==> flow/design.v <==
`timescale 1ns / 1ps
module prc(
     input clk,
     input branchTaken,
     input stall,
     input [31:0] branchPCOffset,
     output reg [31:0] PC
    );
    initial
    begin
        PC = 0;
    end
    always @(posedge clk)
    begin
        if (branchTaken) begin 
               PC <= PC + branchPCOffset; 
          end
          else if (stall) begin  
             PC <= PC;
          end
          else begin
             PC <= PC + 4;
          end
     end
endmodule
### Step by step through the tools: prc

The steps from the RTL of prc to its reports follow in flow order.
Lines are those of the file above, counted from 1.
Library cell names are shortened.
The mark -- stands for no value.

| design | value |
|---|---|
| top module | prc |
| clock port | clk |
| standard-cell library | sky130hd |
| corner | tt_025C_1v80 |

### After elaboration

Yosys after proc, flatten, opt, wreduce and memory -nomap, before mapping. Memory bits, and registers merged into a memory's read port (data or address), are not among the register bits. Print and check cells are not counted. Equal cells are merged and count once.

| bit counts | value |
|---|---|
| input port bits | 35 |
| word-level cells | 6 |
| output and inout bits | 32 |
| register bits | 32 |

| operators by class | value |
|---|---|
| mux-type cells | 2 |
| equal/unequal tests | 1 |
| $add $sub $neg | 2 |

Operator list:

| cell | count |
|---|---|
| 32-bit 2-to-1 mux | 2 |
| 32-bit by 3-bit adder with 32-bit output with constant B | 1 |
| 32-bit adder | 1 |
| 2-bit inequality test with constant B | 1 |

### Logic depth

Longest topological path by Yosys (ltp), each cell counted once; first at word level (registers and memories cut), then after technology mapping (sequential cells cut; the memories' decode and read muxes count).

| logic depth | value |
|---|---|
| depth in word-level cells | 3 |
| ABC_AREA | 0 |
| gate-level depth with buffers | 10 |
| gate-level depth less buffers | 10 |

### Synthesis result

Source: synth_stat.txt of the flow (Yosys; design flattened, memories mapped). It holds for the ABC_AREA given above (unset counts as 0); a run with the other value may have another netlist.
Totals and module areas in this step are rounded.

Cell types:

| cell type | count | total area (µm²) |
|---|---|---|
| edfxtp_1 | 32 | 960.922 |
| ha_1 | 32 | 400.384 |
| a21oi_1 | 54 | 270.259 |
| xor2_1 | 26 | 227.718 |
| xnor2_1 | 21 | 183.926 |
| nor2_1 | 45 | 168.912 |
| nand2_1 | 36 | 135.13 |
| o21ai_0 | 26 | 130.125 |
| nand3_1 | 24 | 120.115 |
| a21o_1 | 15 | 112.608 |
| nand4_1 | 14 | 87.584 |
| clkbuf_1 | 21 | 78.826 |
| inv_1 | 16 | 60.058 |
| mux2i_1 | 6 | 60.058 |
| nand2b_1 | 7 | 43.792 |
| nor3_1 | 8 | 40.038 |
| a211oi_1 | 5 | 37.536 |
| and2_1 | 5 | 31.28 |

Other cell types: 45; their cells: 75.

| synthesis totals | value |
|---|---|
| buffer cells | 24 |
| standard cells after synthesis | 468 |
| area of sequential cells | 961 µm² |
| flip-flop cells | 32 |
| synthesis area | 3810 µm² |

### Path before layout

OpenSTA on the mapped netlist: ideal clock, no wires. The path of least setup slack (recovery checks aside). Input and output delay are each 20% of the period. Register names are those of the netlist, which keeps one name where synthesis merged equal registers.

| timing path after synthesis | value |
|---|---|
| path type | input-to-reg |
| start | input branchPCOffset[0] |
| end | register PC[24] |
| data arrival time | 2.468 ns |
| path buffers | 0 |
| path slack | 0.241 ns |
| external input delay | 0.596 ns |
| delay of the path | 2.142 ns |
| library setup time | 0.270 ns |
| time at the first pin | 0.596 ns |
| stages on the path | 10 |
| data required time | 2.710 ns |
| clock period | 2.98 ns |
| period reached after synthesis | 2.739 ns |

"delay of the path" = arrival - input delay + setup time.
"stages on the path" counts driving pins, that of a launching flip-flop among them; a cell with two outputs on the path counts twice.
"period reached after synthesis" is the clock period less the worst setup slack; recovery checks do not enter. This is arithmetic on one report: input and output delays are still those of the set period (20% each).
Between the ends stands the longest chain of elaborated cells between them, by number of cells; it is not shown to be the way that was timed. Of several equally long chains one is given.
A line is the first line of the expression or statement that the cell stems from. Yosys adds cells for indexed reads and writes and turns some case tables into memories.
A register here has more assigning lines than the two given.

| between the ends, after synthesis | value |
|---|---|
| path through | ha_1 > inv_1 > fa_1 > nand2b_1 > a21oi_1 > a311oi_4 > a41oi_1 > o21ai_0 > xor2_1 > a21oi_1 |
| length of the longest elaborated chain | 2 |
| elaborated cells on any way between the ends | 2 |
| RTL lines with such cells | 2 |
| classes of those cells | add/sub: 1; mux: 1 |

RTL lines, path after synthesis:

| item | RTL line | text |
|---|---|---|
| from (decl) | 6 | `input [31:0] branchPCOffset,` |
| 32-bit adder | 16 | `PC <= PC + branchPCOffset;` |
| 32-bit 2-to-1 mux | 15 | `if (branchTaken) begin` |
| to (assign) | 16 |  |
| to (assign) | 22 | `PC <= PC + 4;` |
| to (decl) | 7 | `output reg [31:0] PC` |

### Path in the finished layout

Path of least setup slack in the final report of job 1 (OpenROAD, finished layout, wires in). Where an end is a register, its clock arrival counts in the times.

| timing path after layout | value |
|---|---|
| path type | reg-to-reg |
| start | register PC[0] |
| end | register PC[30] |
| stages on the path | 11 |
| clock period | 2.16 ns |
| data arrival time | 2.58 ns |
| library setup time | 0.24 ns |
| path slack | -0.36 ns |
| time at the first pin | 0.29 ns |
| path buffers | 0 |
| data required time | 2.21 ns |

Between the ends stands the longest chain of elaborated cells between them, by number of cells; it is not shown to be the way that was timed. Of several equally long chains one is given.
A register here has more assigning lines than the two given.

| between the ends, after layout | value |
|---|---|
| path through | edfxtp_1 > ha_2 > inv_2 > fa_2 > nand2b_4 > a21oi_4 > a311oi_4 > o21ai_2 > a221oi_4 > mux2i_1 > o22a_1 |
| length of the longest elaborated chain | 3 |
| elaborated cells on any way between the ends | 4 |
| RTL lines with such cells | 4 |
| classes of those cells | add/sub: 2; mux: 2 |

RTL lines, path after layout:

| item | RTL line | text |
|---|---|---|
| from (decl) | 7 | `output reg [31:0] PC` |
| from (assign) | 16 | `PC <= PC + branchPCOffset;` |
| from (assign) | 22 | `PC <= PC + 4;` |
| 32-bit by 3-bit adder with 32-bit output | 22 |  |
| 32-bit 2-to-1 mux | 18 | `else if (stall) begin` |
| 32-bit 2-to-1 mux | 15 | `if (branchTaken) begin` |
| to (assign) | 16 |  |
| to (assign) | 22 |  |
| to (decl) | 7 |  |

Appendix: measured runs

Below are 2 stored runs of the flow (Yosys, OpenROAD; platform sky130hd) on prc, each with its settings and what was measured, unordered. Constraints: input delay and output delay 20% of the set period each, output load 0.01 pF.
"reached clock period" = clock period - worst setup slack. The figure is calculated, with input and output delays left at 20% of the set period.
"time of the worst setup path" = time allowed to the worst setup path (clock period - input delay - output delay, where it has them) - its slack; a late launch clock adds to it, a late capture clock takes from it.
By "power consumption" is meant OpenSTA's value without simulated activity: inputs other than the clock are taken to toggle once in ten clock periods, and the tool carries that through the logic.
The results are shown rounded.
Among the settings, - means not set for that run.

| stored run | period_ns | CAP_MARGIN | CORE_MARGIN | CORE_UTILIZATION | SLEW_MARGIN | SETUP_SLACK_MARGIN | PLACE_DENSITY_LB_ADDON | CORE_ASPECT_RATIO | CELL_PAD_IN_SITES_DETAIL_PLACEMENT | GPL_ROUTABILITY_DRIVEN | CTS_CLUSTER_DIAMETER | MIN_ROUTING_LAYER | lowest hold slack (ns) | utilization (%) | reached clock period (ns) | setup total negative slack (ns) | full die area (µm²) | worst setup slack after layout (ns) | power consumption (mW) | time of the worst setup path (ns) | worst setup path type | synthesis area (µm²) | standard-cell area after layout (µm²) |
|---|---|---|---|---|---|---|---|---|---|---|---|---|---|---|---|---|---|---|---|---|---|---|---|
| job 1 | 2.16 | 20 | 2 | 40 | 20 | - | - | - | - | - | - | - | 0.606 | 72.1 | 2.524 | -4.82 | 10300 | -0.364 | 10.1 | 2.52 | reg-to-reg | 3810 | 6660 |
| job 2 | 4.59 | 5 | 5 | 50 | 35 | -0.4 | 0.24 | 0.57 | 1 | 0 | 380 | met1 | 0.617 | 62.0 | 3.798 | 0.000 | 9540 | 0.792 | 3.57 | 2.88 | input-to-reg | 3810 | 4670 |
